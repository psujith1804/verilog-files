==> flow/design.v <==
module apb(valid,haddr_1,haddr_2,hw_data_1,hw_data_2,temp_selx,hreadyout,hclk,hresetn,hwrite,pwrite,penable,psel,paddr,pwdata,prdata,hwrite_reg,hresp);
	input valid,hwrite,hclk,hresetn,hwrite_reg;
	input [2:0] temp_selx;
	input [31:0] haddr_2,haddr_1,hw_data_1,hw_data_2,prdata;
	output reg pwrite,penable,hreadyout;
	output reg [31:0] paddr,pwdata;
	output reg [2:0] psel;
	output reg [1:0] hresp;
	reg pwrite_temp,penable_temp,hreadyout_temp;
	reg [31:0] paddr_temp,pwdata_temp;
	reg [2:0] psel_temp;
	parameter st_idle = 3'b000,st_wait = 3'b001,st_read=3'b010,st_write=3'b011,st_writep=3'b100;
	parameter st_renable=3'b101,st_wenable=3'b110,st_wenablep=3'b111;
	reg [2:0] ps,ns;
	always @(posedge hclk)
	begin 
		if( hresetn )
			ps <= st_idle;
		else
			ps <= ns; 
	end
	always @(*)
	begin 
		ns = st_idle;
		case(ps)
			st_idle: begin 
				if( valid && !hwrite)
					ns = st_read;
				else if(valid && hwrite)
					ns = st_wait;
	  			else if(!valid)
					ns = st_idle;
				pwdata_temp = 0;
				penable_temp = 0;
				psel_temp = 0;
				pwrite_temp = 0;
				paddr_temp = 0;
				hreadyout_temp = 1;
			end
			st_wait: begin
				if(!valid)
					ns = st_write;
				else
					ns = st_writep;
				pwdata_temp = 0;
				penable_temp = 1'b0;
				psel_temp = 3'b000;
				pwrite_temp = 1'b0;
				paddr_temp = 32'h00000000;
				hreadyout_temp = 1'b0;
			end 
			st_read: begin 
				ns = st_renable;
				pwdata_temp = 32'h0000_0000;
				penable_temp = 1'b0;
				psel_temp = temp_selx;
				pwrite_temp = 1'b0;
				paddr_temp = haddr_2;
				hreadyout_temp = 1'b0;
			end
			st_write: begin
				if(valid)
					ns = st_wenablep;
				else
					ns = st_wenable;
				pwdata_temp = hw_data_2;
				penable_temp = 1'b0;
				psel_temp = temp_selx;
				pwrite_temp = hwrite;
				paddr_temp = haddr_2;
				hreadyout_temp = 1'b0;
			end  
			st_writep:begin 
				ns  = st_wenablep;
				pwdata_temp = hw_data_2;
				penable_temp = 1'b0;
				psel_temp = temp_selx;
				pwrite_temp = hwrite;
				paddr_temp = haddr_2;
				hreadyout_temp = 1'b0;
			end
			st_renable:begin 
				if(!valid)
					ns = st_idle;
				else if(valid && !hwrite)
					ns = st_read;
				else if(valid && hwrite)
					ns =st_wait;
				pwdata_temp = 0;
				penable_temp = 1;
				psel_temp = temp_selx;
				pwrite_temp = 0;
				paddr_temp = haddr_2;
				hreadyout_temp = 1;
			end
			st_wenable: begin 
				if(!valid)
					ns = st_idle;
				else if(valid && !hwrite)
					ns = st_read;
				else if(valid && hwrite)
					ns =st_wait;
				pwdata_temp = hw_data_2;
				penable_temp = 1'b1;
				psel_temp = temp_selx;
				pwrite_temp = hwrite;
				paddr_temp = haddr_2;
				hreadyout_temp = 1;
			end
			st_wenablep:begin 
				if(!valid && hwrite_reg)
					ns  = st_write;
				else if(valid && hwrite_reg)
					ns = st_writep;
				else
					ns = st_read;
				pwdata_temp = hw_data_2;
				penable_temp = 1'b1;
				psel_temp  = temp_selx;
				pwrite_temp = hwrite;
				paddr_temp = haddr_2;
				hreadyout_temp = 1'b0;
			end
		endcase
	end
	always @(posedge hclk)
	begin 
		if(hresetn)
		begin 
			pwrite <= 0;
			penable <= 0;
			hreadyout <= 0;
			paddr <= 0;
			pwdata <= 0;
			psel <= 0;
		end
		else
		begin 
			pwrite <= pwrite_temp;
			penable <= penable_temp;
			hreadyout <= hreadyout_temp;
			paddr <= paddr_temp;
			pwdata <= pwdata_temp;
			psel <= psel_temp;
			end
	end
endmodule
# Reports on apb
# Tool output for the design above, in the order of the flow.
# Line numbers count from 1 in the design file above.
# Library cell names are shortened.
# Not given: -
dict set report inputs {
  top {apb}
  clock {hclk}
  cell_library {sky130hd}
  corner {tt_025C_1v80}
}

# Elaborated design
# Source: Yosys, flattened and elaborated, memories not mapped. Widths are those after wreduce; folded enables and synchronous resets count as part of the registers. Registers that Yosys merges into a memory's read port (data or address) are not register bits. Print and check cells do not count. Equal cells are merged and count once.
dict set report word_totals {
  register_bits 73
  latchBits 0
  ramBits 0
  rom_bits 0
  clocked_rd_ports_x_width 0
  mem_count 0
  input_bits 168
  output_inout_bits 72
  wordCells 44
}
dict set report op_classes {
  addsub 0
  n_mul 0
  div 0
  compare 0
  equal 7
  shift 0
  mux 14
  n_logic 0
  reduce_logical 16
}
# cell count
set ops {}
lappend ops {{case mux 32 bit (select 2 bit)} 2}
lappend ops {{case mux 3 bit (select 7 bit)} 1}
lappend ops {{two-way mux 3 bit} 5}
lappend ops {{== test 3 bit (second input constant)} 4}
lappend ops {{OR reduction 5 bit} 2}
lappend ops {{OR reduction 4 bit} 2}
lappend ops {{== test 3 x 2 -> 1 bit (second input constant)} 2}
lappend ops {{OR reduction 3 bit} 2}
lappend ops {{OR reduction 6 bit} 1}
lappend ops {{case mux 3 bit (select 2 bit)} 1}
lappend ops {{case mux 1 bit (select 2 bit)} 3}
lappend ops {{logical AND 1 bit} 4}
lappend ops {{OR reduction 2 bit} 2}
lappend ops {{== test 3 x 1 -> 1 bit (second input constant)} 1}
lappend ops {{logical NOT 3 bit} 1}
lappend ops {{logical NOT 1 bit} 2}
lappend ops {{two-way mux 1 bit} 2}

# Logic depth
# Depth = most cells in a row (Yosys ltp): at word level without a register or memory, in the mapped netlist without a sequential cell, where the memories' decode and read muxes count.
dict set report depth {
  word_depth 5
  ABC_AREA 1
  depth_mapped 5
  ltp_nobuf 4
}

# After synthesis
# Source: synth_stat.txt of the flow (Yosys; design flattened, memories mapped). It holds for the ABC_AREA given above (unset counts as 0); a run with the other value may have another netlist.
dict set report mapped {
  cell_count 257
  area_um2 2329.7
  seqArea_um2 1561.5
  ffs 78
  buf_cells 8
}
# cell_type count type_area_um2
set by_type {}
lappend by_type {dfxtp_1 78 1.56E+03}
lappend by_type {inv_1 76 285.274}
lappend by_type {nor2_1 71 266.506}
lappend by_type {buf_6 6 67.565}
lappend by_type {nor2_2 4 25.024}
lappend by_type {nor3_1 4 20.019}
lappend by_type {buf_4 2 15.014}
lappend by_type {nand3_1 3 15.014}
lappend by_type {o21ai_0 3 15.014}
lappend by_type {nand2_4 1 11.261}
lappend by_type {a21oi_1 2 10.01}
lappend by_type {nand3_2 1 10.01}
lappend by_type {nand2_1 2 7.507}
lappend by_type {and2_1 1 6.256}
lappend by_type {nand2_2 1 6.256}
lappend by_type {conb_1 1 3.754}
lappend by_type {inv_2 1 3.754}

# Path before layout
# Path of least setup slack by OpenSTA after synthesis, without wires, with an ideal clock, recovery checks aside; 20% of the period is set as input and as output delay. Where synthesis merged equal registers, the netlist keeps one of their names.
dict set report synth_path {
  path_type {register to register}
  from {reg ps}
  to {reg paddr[10]}
  clock_period_ps 1390
  setup_ps 112
  t_first_pin_ps 0
  t_arrival_ps 837
  required_time_ps 1278
  slack_ps 442
  delay_ps 949
  stages 6
  path_buffers 1
  period_less_setup_slack_ps 948
}
# "delay_ps" = arrival - input delay + setup time.
# "stages": output pins that drive a net of the path, with the launching flip-flop's if there is one; two outputs of one cell count as two.
# "period_less_setup_slack_ps" = period - worst setup slack (recovery checks aside). The figure is calculated, with input and output delays left at 20% of the set period.
# An end named without its bit number is one bit of that signal or, where synthesis recoded a state register, one of its new flip-flops.
# Between the ends stands the longest chain of elaborated cells between them, by number of cells; it is not shown to be the way that was timed. Of several equally long chains one is given.
# Each line given opens the expression or statement behind the cell; cells for indexed reads and writes are added by Yosys, which also makes memories of some case tables.
dict set report synth_via {
  path_cell_list {dfxtp_1 nor2_2 nand3_2 nand2_4 buf_6 nor2_1}
  elab_chain_len 3
  cells_between 11
  cone_lines 1
  classes_between {7 x eq/ne; 1 x mux; 3 x reduce/logical}
}
# item line
set synth_lines {}
lappend synth_lines {{from (decl)} 14} ;# reg [2:0] ps,ns;
lappend synth_lines {{from (assign)} 18} ;# ps <= st_idle;
lappend synth_lines {{from (assign)} 20} ;# ps <= ns;
lappend synth_lines {{== test 3 bit} 25} ;# case(ps)
lappend synth_lines {{OR reduction 6 bit} -}
lappend synth_lines {{case mux 32 bit (select 2 bit)} 25}
lappend synth_lines {{to (assign)} 133} ;# paddr <= 0;
lappend synth_lines {{to (assign)} 142} ;# paddr <= paddr_temp;
lappend synth_lines {{to (decl)} 6} ;# output reg [31:0] paddr,pwdata;

# Timing after layout
# From the final timing report of flow run 2: the path of least setup slack in the routed layout; clock arrival at registers is part of the times.
# The report prints the path's times to 10 ps; the period is as set.
dict set report layout_path {
  path_type {register to output}
  from {reg pwdata[22]}
  to {out pwdata[22]}
  clock_period_ps 1480
  output_delay_ps 300
  t_first_pin_ps 340
  t_arrival_ps 960
  required_time_ps 1180
  slack_ps 220
  stages 2
  path_buffers 1
}
dict set report layout_via {
  path_cell_list {dfxtp_1 dlygate4sd2_1}
  elab_chain_len 0
  cells_between 0
  cone_lines 0
}
# item line
set layout_lines {}
lappend layout_lines {{from (decl)} 6} ;# output reg [31:0] paddr,pwdata;
lappend layout_lines {{from (assign)} 134} ;# pwdata <= 0;
lappend layout_lines {{from (assign)} 143} ;# pwdata <= pwdata_temp;
lappend layout_lines {{to (decl)} 6}

Hand-over note for apb

Top module apb; platform sky130hd; tools Yosys and OpenROAD; 2 stored runs in no particular order. Input and output delays are each 20% of the period that was set; the output load is 0.01 pF.
"achievedPeriod_ps" means the clock period less the worst setup slack. The figure is calculated, with input and output delays left at 20% of the set period.
"worst_path_time_ps" = time allowed to the worst setup path (clock period - input delay - output delay, where it has them) - its slack; a late launch clock adds to it, a late capture clock takes from it.
"power_w": no workload was simulated; the value follows from the tool's default switching activity.
"worst_path_time_ps" is known to 10 ps.

[flow] flow run 1: files
==> flow/run.sh <==
#!/bin/bash
# the make line also repeats the synthesis and layout settings of config.mk as NAME=value (left out here)
make -C /OpenROAD-flow-scripts/flow DESIGN_CONFIG=/design/flow/config.mk WORK_HOME=/design/flow/orfs CLKGATE_MAP_FILE= finish
==> flow/config.mk <==
export PLATFORM = sky130hd
export DESIGN_NAME = apb
export DESIGN_NICKNAME = apb
export VERILOG_FILES = /design/flow/design.v
export SDC_FILE = /design/flow/constraint.sdc
export NUM_CORES = 4
export LEC_CHECK = 0
export CAP_MARGIN = 20
export CELL_PAD_IN_SITES_DETAIL_PLACEMENT = 2
export CELL_PAD_IN_SITES_GLOBAL_PLACEMENT = 0
export CORE_ASPECT_RATIO = 1.22
export CORE_MARGIN = 6
export CORE_UTILIZATION = 58
export GPL_ROUTABILITY_DRIVEN = 0
export MAX_ROUTING_LAYER = met4
export PLACE_DENSITY = 0.91
export SETUP_SLACK_MARGIN = 0.07
export SLEW_MARGIN = 20
==> flow/constraint.sdc <==
create_clock -name core_clock -period 0.7 [get_ports {hclk}]
set_input_delay 0.1400 -clock core_clock [delete_from_list [all_inputs] [get_ports {hclk}]]
set_output_delay 0.1400 -clock core_clock [all_outputs]
set_load 0.01 [all_outputs]

[flow] flow run 1: incomplete, placement halted on GPL-0301

[flow] flow run 2: files
==> flow/run.sh <==
#!/bin/bash
# the make line also repeats the synthesis and layout settings of config.mk as NAME=value (left out here)
make -C /OpenROAD-flow-scripts/flow DESIGN_CONFIG=/design/flow/config.mk WORK_HOME=/design/flow/orfs CLKGATE_MAP_FILE= finish
==> flow/config.mk <==
export PLATFORM = sky130hd
export DESIGN_NAME = apb
export DESIGN_NICKNAME = apb
export VERILOG_FILES = /design/flow/design.v
export SDC_FILE = /design/flow/constraint.sdc
export NUM_CORES = 4
export LEC_CHECK = 0
export ABC_AREA = 1
export CAP_MARGIN = 20
export CORE_ASPECT_RATIO = 0.76
export CORE_MARGIN = 6
export CORE_UTILIZATION = 47
export CTS_CLUSTER_DIAMETER = 72
export HOLD_SLACK_MARGIN = 0.06
export MIN_ROUTING_LAYER = met1
export PLACE_DENSITY = 0.4
export SLEW_MARGIN = 20
export TNS_END_PERCENT = 65
==> flow/constraint.sdc <==
create_clock -name core_clock -period 1.48 [get_ports {hclk}]
set_input_delay 0.2960 -clock core_clock [delete_from_list [all_inputs] [get_ports {hclk}]]
set_output_delay 0.2960 -clock core_clock [all_outputs]
set_load 0.01 [all_outputs]

[flow] flow run 2: metrics
[metrics] synth_area_um2 = 2329.7
[metrics] design_die_area_um2 = 6806.7
[metrics] stdcell_area_um2 = 3848.7
[metrics] final_util_pct = 84.2
[metrics] worstSetupSlack_ps = 225
[metrics] tns_setup_ps = 0
[metrics] hold_worst_slack_ps = 446
[metrics] power_w = 0.003953
[metrics] achievedPeriod_ps = 1255
[metrics] worst_path_time_ps = 960
[metrics] worst_path_kind = register to output

End of note.
